==> flow/design.v <==
module alarm_clock_top(clock,
	               key,
		       reset,
		       time_button,
		       alarm_button,
		       fastwatch,
		       ms_hr,
		       ls_hr,
		       ms_min,
		       ls_min,
		       alarm_sound);
input [3:0]key;
input clock,reset,time_button,alarm_button,fastwatch;
output [7:0]ms_hr,ls_hr,ms_min,ls_min;
output alarm_sound;
wire one_minute,one_second,reset_count,load_new_a,show_a,show_new_time,load_new_c,shift;
wire [3:0]key_buffer_ls_min,key_buffer_ms_min,key_buffer_ls_hr,key_buffer_ms_hr,key;
wire [3:0]alarm_time_ms_hr,alarm_time_ls_hr,alarm_time_ms_min,alarm_time_ls_min;
wire [3:0]current_time_ms_hr,current_time_ls_hr,current_time_ms_min,current_time_ls_min;
time_generator tim_gen(clock,reset,reset_count,fastwatch,one_minute,one_second);
fsm fsm_dut(clock,
            reset,
            one_second,
            time_button,
            alarm_button,
            key,
            reset_count,
            load_new_a,
            show_a,
            show_new_time,              
            load_new_c,              
            shift);
counter counter_dut(clock,
	        reset,
		one_minute,
		load_new_c,
		key_buffer_ms_hr,
		key_buffer_ms_min,
		key_buffer_ls_hr,
		key_buffer_ls_min,
		current_time_ms_hr,
		current_time_ms_min,
		current_time_ls_hr,
		current_time_ls_min);
keyreg key_dut(reset,
              clock,
              shift,
              key,
              key_buffer_ls_min,
              key_buffer_ms_min,
              key_buffer_ls_hr,
              key_buffer_ms_hr);
alarm_reg alarm_dut(key_buffer_ms_hr,
              key_buffer_ls_hr,
              key_buffer_ms_min,
              key_buffer_ls_min,
              load_new_a,
              clock,
              reset,
              alarm_time_ms_hr,
              alarm_time_ls_hr,
              alarm_time_ms_min,
              alarm_time_ls_min );
lcd_driver_4 lcd( alarm_time_ms_hr,
                      alarm_time_ls_hr,
                      alarm_time_ms_min,
                      alarm_time_ls_min,
                      current_time_ms_hr,
                      current_time_ls_hr,
                      current_time_ms_min,
                      current_time_ls_min,
                      key_buffer_ms_hr,
                      key_buffer_ls_hr,
                      key_buffer_ms_min,
                      key_buffer_ls_min,
                      show_a,
                      show_new_time,
                      ms_hr,
                      ls_hr,
                      ms_min,
                      ls_min,
                      alarm_sound);
endmodule
module alarm_reg (new_alarm_ms_hr,
              new_alarm_ls_hr,
              new_alarm_ms_min,
              new_alarm_ls_min,
              load_new_a,
              clock,
              reset,
              alarm_time_ms_hr,
              alarm_time_ls_hr,
              alarm_time_ms_min,
              alarm_time_ls_min );
input clock,reset,load_new_a;
input [3:0]new_alarm_ms_hr,new_alarm_ls_hr,new_alarm_ms_min,new_alarm_ls_min;
output reg [3:0]alarm_time_ms_hr,alarm_time_ls_hr,alarm_time_ms_min,alarm_time_ls_min;
always @ (posedge clock or posedge reset)
begin
  if(reset)
    begin
    end
  else if(load_new_a)
    begin
      alarm_time_ms_hr<=new_alarm_ms_hr;
      alarm_time_ls_hr<=new_alarm_ls_hr;
      alarm_time_ms_min<=new_alarm_ms_min;
      alarm_time_ls_min<=new_alarm_ls_min;
    end
end
endmodule
module counter (clk,
	        reset,
		one_minute,
		load_new_c,
		new_current_time_ms_hr,
		new_current_time_ms_min,
		new_current_time_ls_hr,
		new_current_time_ls_min,
		current_time_ms_hr,
		current_time_ms_min,
		current_time_ls_hr,
		current_time_ls_min);
input clk,reset,one_minute,load_new_c;
input [3:0]new_current_time_ms_hr,new_current_time_ls_hr,new_current_time_ms_min,new_current_time_ls_min;
output reg [3:0]current_time_ms_hr,current_time_ls_hr,current_time_ms_min,current_time_ls_min;
always@( posedge clk or posedge reset)                                         
 begin              
 if(reset)
 begin
   current_time_ms_hr<=0;
   current_time_ls_hr<=0;
   current_time_ms_min<=0;
   current_time_ls_min<=0;
 end  
 else if(load_new_c)  begin
   current_time_ms_hr<=new_current_time_ms_hr;
   current_time_ls_hr<=new_current_time_ls_hr;
   current_time_ms_min<=new_current_time_ms_min;
   current_time_ls_min<=new_current_time_ls_min;
   end
 else if(one_minute==1)
   begin
     if(current_time_ms_hr==2 & current_time_ls_hr==3 & current_time_ms_min==5 & current_time_ls_min==9)
       begin
   current_time_ms_hr<=0;
   current_time_ls_hr<=0;
   current_time_ms_min<=0;
   current_time_ls_min<=0;
       end
   else if(current_time_ls_hr==9 & current_time_ms_min==5 & current_time_ls_min==9)
       begin
   current_time_ms_hr<=current_time_ms_hr+1;
   current_time_ls_hr<=0;
   current_time_ms_min<=0;
   current_time_ls_min<=0;
       end
    else if(current_time_ms_min==5 & current_time_ls_min==9)
       begin
   current_time_ls_hr<=current_time_ls_hr+1;
   current_time_ms_min<=0;
   current_time_ls_min<=0;
       end
  else if(current_time_ls_min==9)
    begin
      current_time_ls_min<=0;
      current_time_ms_min<=current_time_ms_min+1;
    end
  else
    current_time_ls_min<=current_time_ls_min+1'b1;
   end
    end
endmodule
module fsm (clock,
            reset,
            one_second,
            time_button,
            alarm_button,
            key,
            reset_count,
            load_new_a,
            show_a,
            show_new_time,              
            load_new_c,              
            shift);
input clock,reset,one_second,alarm_button,time_button;
input [3:0]key;
output reset_count,load_new_c,show_new_time,show_a,load_new_a,shift;
reg [2:0] ps,ns;
wire time_out;
reg [3:0] count1,count2;
parameter SHOW_TIME         = 3'b000;
parameter KEY_ENTRY         = 3'b001;
parameter KEY_STORED        = 3'b010; 
parameter SHOW_ALARM        = 3'b011;
parameter SET_ALARM_TIME    = 3'b100;
parameter SET_CURRENT_TIME  = 3'b101;
parameter KEY_WAITED        = 3'b110;
parameter NOKEY             = 10;
always @ (posedge clock or posedge reset)
begin
  if(reset) 
    count1=0;
  else if(ps!=KEY_ENTRY)
    count1=0;
    else if(count1=='d9)
      count1=0;
      else
        count1=count1+1;
end
always @ (posedge clock or posedge reset)
begin
  if(reset)
    count2=0;
  else if(ps!=KEY_WAITED)
    count2=0;
    else if(count2=='d9)
      count2=0;
      else count2=count2+1;
end
assign time_out=(count1=='d9)||(count2=='d9);
always @ (posedge clock or posedge reset) 
begin
    if(reset) ps<=0;
    else ps<=ns;
end
always @ (ps or key or alarm_button or time_button or time_out)
begin
  case(ps)
       SHOW_TIME  : begin
							         if(alarm_button)  ns<=SHOW_ALARM;
							           else if(key!=NOKEY)
							             ns<=KEY_STORED;
							             else
							               ns<=SHOW_TIME;
                    end
       KEY_STORED : ns<=KEY_WAITED;
       KEY_WAITED : begin
                    if(time_out==1)
                      ns<=SHOW_TIME;
                    else if(key==10)  ns<=KEY_ENTRY;
                      else ns<=KEY_WAITED;
	           end
       KEY_ENTRY  : begin
                        if(time_out==1) ns<=SHOW_TIME;
                          else if(key!=10)  ns<=  KEY_STORED;
                            else if(alarm_button) ns<=SET_ALARM_TIME;
                            else if(time_button)  ns<=SET_CURRENT_TIME;
                            else ns<=KEY_ENTRY;
                    end
      SHOW_ALARM  : begin
                      if(!alarm_button) ns<=SHOW_TIME;
                      else ns<=SHOW_ALARM;  	  
                    end
   SET_ALARM_TIME :  ns<=SHOW_TIME;
   SET_CURRENT_TIME : ns<=SHOW_TIME;
          default : ns = SHOW_TIME;
  endcase
end
assign reset_count=(ps==SET_CURRENT_TIME)?1:0;
assign load_new_c=(ps==SET_CURRENT_TIME)?1:0;
assign show_new_time=(ps==KEY_ENTRY || ps==KEY_STORED || ps==KEY_WAITED)?1:0;
assign show_a=(ps==SHOW_ALARM)?1:0;
assign load_new_a=(ps==SET_ALARM_TIME)?1:0;
assign shift=(ps==KEY_STORED)?1:0;
endmodule
module keyreg(reset,
              clock,
              shift,
              key,
              key_buffer_ls_min,
              key_buffer_ms_min,
              key_buffer_ls_hr,
              key_buffer_ms_hr);
input reset,clock,shift;
input [3:0]key;
output reg [3:0]key_buffer_ls_min;
 output reg [3:0]key_buffer_ms_min;
              output reg [3:0]key_buffer_ls_hr;
              output reg [3:0]key_buffer_ms_hr;
always @(posedge clock or posedge reset)
begin
    if(reset) begin
      key_buffer_ls_min<=0;
      key_buffer_ms_min<=0;
      key_buffer_ls_hr<=0;
      key_buffer_ms_hr<=0;
    end
    else if(shift)
      begin
      key_buffer_ls_min<=key;
      key_buffer_ms_min<=key_buffer_ls_min;
      key_buffer_ls_hr<=key_buffer_ms_min;
      key_buffer_ms_hr<=key_buffer_ls_hr;
        end
end
endmodule
module lcd_driver (alarm_time,
                   current_time,
                   show_a,
                   show_new_time,
                   key,
                   display_time,
                   sound_alarm);
input [3:0] key;
input [3:0]alarm_time;
input [3:0]current_time;
input show_a;
input show_new_time;
output reg [7:0]display_time;
output reg sound_alarm;
reg [3:0]display_value ;
parameter ZERO   = 8'h30;
parameter ONE    = 8'h31;
parameter TWO    = 8'h32;
parameter THREE  = 8'h33;
parameter FOUR   = 8'h34;
parameter FIVE   = 8'h35;
parameter SIX    = 8'h36;
parameter SEVEN  = 8'h37;
parameter EIGHT  = 8'h38;
parameter NINE   = 8'h39;
parameter ERROR  = 8'h3A;
always @ (alarm_time or current_time or show_a or show_new_time or key)
  begin
    if(show_new_time)
      begin
        sound_alarm<=0;
        display_value<=key;
      end
  else if(show_a)  begin
    sound_alarm<=0;
    display_value<=alarm_time;
 end
  else if(alarm_time==current_time)  begin
    sound_alarm<=1;
    display_value<=current_time;
  end
else begin
  sound_alarm<=0;
  display_value<=current_time;
  end
end
always @ (display_value)
  begin
    case (display_value)
          4'd0: display_time=ZERO;
          4'd1: display_time=ONE;
          4'd2: display_time=TWO;
          4'd3: display_time=THREE;
          4'd4: display_time=FOUR;
          4'd5: display_time=FIVE;
          4'd6: display_time=SIX;
          4'd7: display_time=SEVEN;
          4'd8: display_time=EIGHT;
          4'd9: display_time=NINE;
       default : display_time = ERROR;
    endcase
   end 
endmodule	    
module lcd_driver_4 ( alarm_time_ms_hr,
                      alarm_time_ls_hr,
                      alarm_time_ms_min,
                      alarm_time_ls_min,
                      current_time_ms_hr,
                      current_time_ls_hr,
                      current_time_ms_min,
                      current_time_ls_min,
                      key_ms_hr,
                      key_ls_hr,
                      key_ms_min,
                      key_ls_min,
                      show_a,
                      show_current_time,
                      display_ms_hr,
                      display_ls_hr,
                      display_ms_min,
                      display_ls_min,
                      sound_a);
input [3:0] alarm_time_ms_hr,
            alarm_time_ls_hr,
            alarm_time_ms_min,
            alarm_time_ls_min,
            current_time_ms_hr,
            current_time_ls_hr,
            current_time_ms_min,
            current_time_ls_min,
            key_ms_hr,
            key_ls_hr,
            key_ms_min,
            key_ls_min;
     input show_a,
            show_current_time;
      output sound_a;
      output [7:0]display_ms_hr,display_ls_hr,display_ms_min,display_ls_min;
wire sound_alarm1,sound_alarm2,sound_alarm3,sound_alarm4;
lcd_driver MS_HR (.alarm_time(alarm_time_ms_hr), 
                  .current_time(current_time_ms_hr),
                  .key(key_ms_hr),
                  .show_a(show_a),
                  .show_new_time(show_current_time),
                  .display_time(display_ms_hr),
                  .sound_alarm(sound_alarm1));
lcd_driver LS_HR (.alarm_time(alarm_time_ls_hr), 
                  .current_time(current_time_ls_hr),
                  .key(key_ls_hr),
                  .show_a(show_a),
                  .show_new_time(show_current_time),
                  .display_time(display_ls_hr),
                  .sound_alarm(sound_alarm2));
lcd_driver MS_MIN (.alarm_time(alarm_time_ms_min), 
                  .current_time(current_time_ms_min),
                  .key(key_ms_min),
                  .show_a(show_a),
                  .show_new_time(show_current_time),
                  .display_time(display_ms_min),
                  .sound_alarm(sound_alarm3));
lcd_driver LS_MIN (.alarm_time(alarm_time_ls_min), 
                  .current_time(current_time_ls_min),
                  .key(key_ls_min),
                  .show_a(show_a),
                  .show_new_time(show_current_time),
                  .display_time(display_ls_min),
                  .sound_alarm(sound_alarm4));
assign sound_a=sound_alarm1 & sound_alarm2 & sound_alarm3 & sound_alarm4;
endmodule
module time_generator(clk,reset,reset_count,fastwatch,one_minute,one_second);
  input clk,reset,fastwatch,reset_count;
  output reg one_minute,one_second;
  integer count1,count2;
  reg one_min_reg;
  always@(posedge clk or posedge reset)   
  begin
    if(reset)
      begin
        count1<=0;
        one_second<=0;
    end
  else if(reset_count)
    begin
        count1<=0;
        one_second<=0;
    end
    else if(count1=='d255)
      begin 
      one_second<=1;
      count1<=0;
      end
    else begin
      count1<=count1+1;
      one_second<=0;
    end
  end
always@(posedge clk or posedge reset)   
  begin
    if(reset)
      begin
        one_min_reg<=0;
      count2<=0;
   end
  else if(reset_count)
    begin
        count2<=0;
        one_min_reg<=0;
    end
    else if(count2=='d15359)
      begin
        count2<=0;
      one_min_reg<=1;
    end
    else 
      begin
      one_min_reg<=0;
      count2<=count2+1;
    end
  end
  always@(*)   
  begin
    if(fastwatch) one_minute=one_second;
  else one_minute=one_min_reg;    
  end
endmodule
From RTL to reports: alarm_clock_top

Tool output for the design above, in the order of the flow.
Lines are those of the file above, counted from 1.
Library cell names are shortened.
Not given: -

Design top: alarm_clock_top
Clock input: clock
Library: sky130hd
Timing corner: tt_025C_1v80

Word level

Source: Yosys, flattened and elaborated, memories not mapped. Widths are those after wreduce. Registers that Yosys merges into a memory's read port (data or address) are not register bits. Print and check cells do not count. Equal cells are merged and count once.
Memory sizes are those after Yosys's memory passes, which may raise the word count (mostly to a power of two), join words into wider ones and drop unused or constant bits.

Multiplexer cells: 69
Eq/ne operators: 23
Bitwise operators: 10
Reduce/logical cells: 12
Add/subtract/negate cells: 8

Operators by type and width:

| cell                                     | count |
| two-way mux 4 bit                        | 33 |
| two-way mux 32 bit                       | 4 |
| adder 32 x 2 -> 32 bit with constant B   | 2 |
| == test 32 x 14 -> 1 bit with constant B | 1 |
| == test 32 x 8 -> 1 bit with constant B  | 1 |
| adder 4 x 1 -> 4 bit with constant B     | 6 |
| two-way mux 1 bit                        | 22 |
| two-way mux 3 bit                        | 7 |
| == test 4 bit with constant B            | 5 |
| == test 4 bit                            | 4 |
| case mux 3 bit (select 5 bit)            | 1 |
| bitwise AND 1 bit                        | 9 |
| == test 3 bit with constant B            | 3 |
| AND reduction 2 bit                      | 4 |
| == test 4 x 2 -> 1 bit with constant B   | 2 |
| == test 3 x 2 -> 1 bit with constant B   | 2 |
| nonzero test 5 bit                       | 1 |
| == test 4 x 3 -> 1 bit with constant B   | 1 |
| != test 4 bit with constant B            | 1 |
| nonzero test 4 bit                       | 1 |
| two-way mux 2 bit                        | 2 |
| logical OR 1 bit                         | 3 |
| == test 3 x 1 -> 1 bit with constant B   | 1 |
| != test 3 x 1 -> 1 bit with constant B   | 1 |
| != test 3 bit with constant B            | 1 |
| logical NOT 3 bit                        | 1 |
| nonzero test 3 bit                       | 1 |
| nonzero test 2 bit                       | 1 |
| NOT 1 bit                                | 1 |

Memory cells: 4
Flip-flop bits (word level): 125
Bits of input ports: 9
ROM bits: 256
Cells after elaboration: 145

Memory list:

| memory           | words | bits a word | read ports | wr ports | line | source |
| (name not given) | 16    | 4           | 1          | 0        | 346  | `case (display_value)` |
| (name not given) | 16    | 4           | 1          | 0        | 346  |  |
| (name not given) | 16    | 4           | 1          | 0        | 346  |  |
| (name not given) | 16    | 4           | 1          | 0        | 346  |  |

Depth

Depth = most cells in a row (Yosys ltp): at word level without a register or memory, in the mapped netlist without a sequential cell, where the memories' decode and read muxes count.

Depth in word-level cells: 8
ABC_AREA: 0
Mapped depth: 7
Mapped depth without buffers: 7

Synthesis result

Source: synth_stat.txt of the flow (Yosys; design flattened, memories mapped). It holds for the ABC_AREA given above (unset counts as 0); a run with the other value may have another netlist.
The area totals of this step are shown rounded.

Cell types:

| cell     | count |
| dfrtp_1  | 112 |
| edfxtp_1 | 16 |
| xor2_1   | 48 |
| nor2_1   | 102 |
| xnor2_1  | 31 |
| mux2_2   | 19 |
| nand4_1  | 30 |
| ha_1     | 14 |
| nor4_1   | 28 |
| mux2i_1  | 16 |
| nand2_1  | 42 |
| nand3_1  | 29 |
| o21ai_0  | 27 |
| buf_4    | 17 |
| a21oi_1  | 17 |
| inv_1    | 22 |
| buf_2    | 12 |
| nor3_1   | 12 |

Other cell types: 41; their cells: 102.

Buffers: 43
Mapped flip-flops: 129
Sequential area: 0.00331 mm^2
Cell area after synthesis: 0.00694 mm^2
Cells in the netlist: 696

The figures by module come from a second, unflattened synthesis with its own total; it is not the netlist above.

Cell total of the unflattened synthesis: 738
Area (unflattened synthesis): 0.00724 mm^2

Each row is one instance without its submodules.

By module:

| module          | sequential area (mm^2) | area (mm^2) | instances | cells |
| time_generator  | 0.00165                | 0.00335     | 1         | 365 |
| counter         | 0.0004                 | 0.00109     | 1         | 121 |
| lcd_driver      | 0                      | 0.000234    | 4         | 33 |
| fsm             | 0.000377               | 0.000697    | 1         | 67 |
| keyreg          | 0.0004                 | 0.000653    | 1         | 35 |
| alarm_reg       | 0.00048                | 0.000494    | 1         | 17 |
| lcd_driver_4    | 0                      | 0.0000088   | 1         | 1 |
| alarm_clock_top | 0                      | 0           | 1         | 0 |

Path before layout

Source: OpenSTA report_checks on the synthesized netlist (no wires, ideal clock, input and output delay 20% of the period each), path of least setup slack; recovery checks are left aside. Register names are those of the netlist, which keeps one name where synthesis merged equal registers.

Path type: register to output
Start: reg fsm_dut.ps
End: out alarm_sound
Period: 2060 ps
Path delay: 1607 ps
Slack: 41 ps
External output delay: 412 ps
Path buffers: 2
Driving pins on the path: 6
Arrival time: 1607 ps
Synthesis period reached: 2019 ps

"path delay" is the arrival time less input delay plus setup time.
At an output port there is no setup time.
"driving pins on the path" counts driving pins, that of a launching flip-flop among them; a cell with two outputs on the path counts twice.
"synthesis period reached" is the clock period less the worst setup slack; recovery checks do not enter. This is arithmetic on one report: input and output delays are still those of the set period (20% each).
Where an end lacks its bit number, it is one bit of the signal, or one of the new flip-flops if synthesis recoded a state register.

Path through: dfrtp_1 > buf_2 > nor3_2 > clkbuf_1 > nand4_1 > nor4_1

Ends and longest elaborated chain, post-synthesis:

| element       | line | source |
| from (decl)   | 189  | `reg [2:0] ps,ns;` |
| from (assign) | 224  | `if(reset) ps<=0;` |
| from (assign) | 225  | `else ps<=ns;` |
| to (decl)     | 15   | `output alarm_sound;` |

No chain of elaborated cells between the ends is given.

Timing after layout

From the final timing report of entry A: the path of least setup slack in the routed layout; clock arrival at registers is part of the times.
The path's times are printed in steps of 10 ps; the period is the one set.

Path type: register to output
Start: reg fsm_dut.ps
End: out ls_min[2]
Arrival time: 2030 ps
External output delay: 380 ps
Path buffers: 5
Slack: -510 ps
Driving pins on the path: 11
Period: 1900 ps

Where an end lacks its bit number, it is one bit of the signal, or one of the new flip-flops if synthesis recoded a state register.
The rows between start and end are the longest chain of elaborated cells between them; the timing report does not say that the signal goes this way. Where chains are equally long, one stands for them.
Each line given opens the expression or statement behind the cell; cells for indexed reads and writes are added by Yosys, which also makes memories of some case tables.
A memory read counts as a cell of the chain, while the word-level depth stops at memories.

Path through: dfrtp_1 > nor3_4 > buf_12 > buf_6 > buf_4 > nor2_1 > a21o_1 > buf_4 > inv_2 > nor2_1 > buf_2
Length of the longest elaborated chain: 6

Ends and longest elaborated chain, after layout:

| element                  | line | source |
| from (decl)              | 189  | `reg [2:0] ps,ns;` |
| from (assign)            | 224  | `if(reset) ps<=0;` |
| from (assign)            | 225  | `else ps<=ns;` |
| == test 3 x 1 -> 1 bit   | 262  | `assign show_new_time=(ps==KEY_ENTRY \|\| ps==KEY_STORED \|\| ps==KEY_WAITED)?1:0;` |
| logical OR 1 bit x2      | 262  |  |
| two-way mux 1 bit        | 262  |  |
| two-way mux 4 bit        | 326  | `if(show_new_time)` |
| memory read (16 x 4 bit) | 346  | `case (display_value)` |
| to (decl)                | 14   | `output [7:0]ms_hr,ls_hr,ms_min,ls_min;` |

Ticket comment

Stored flow runs of alarm_clock_top (2 of them; Yosys, OpenROAD, sky130hd). They differ in their settings and are not a sequence. Constraints: input delay and output delay 20% of the set period each, output load 0.01 pF.
"achieved clock period" is the run's clock period less its worst setup slack. It is reckoned from that one timing run; input and output delays stay at 20% of the period that was set.
"total power after layout" rests on the timing tool's default activity at the inputs, not on a simulated workload.
The measured numbers are rounded.
Settings: . = not set for that run.

| name                                   | entry A | entry B |
| period_ns                              | 1.9     | 1.83    |
| CORE_UTILIZATION                       | 33      | 24      |
| TNS_END_PERCENT                        | 30      | .       |
| GPL_TIMING_DRIVEN                      | 1       | .       |
| CTS_CLUSTER_DIAMETER                   | 191     | .       |
| SLEW_MARGIN                            | 30      | 30      |
| CAP_MARGIN                             | 20      | 20      |
| CORE_MARGIN                            | 2       | 2       |
| SETUP_SLACK_MARGIN                     | .       | 0.46    |
| PLACE_DENSITY                          | .       | 0.83    |
| ABC_AREA                               | .       | 1       |
| setup slack of the critical path (ps)  | -507    | -546    |
| achieved clock period (ps)             | 2407    | 2376    |
| standard-cell area after layout (mm^2) | 0.00904 | 0.0114  |
| summed negative setup slack (ps)       | -6770   | -6460   |
| Yosys chip area after synthesis (mm^2) | 0.00694 | 0.00782 |
| total power after layout (µW)          | 9720    | 12000   |
| die footprint (mm^2)                   | 0.0222  | 0.034   |
| utilization                            | 0.434   | 0.353   |
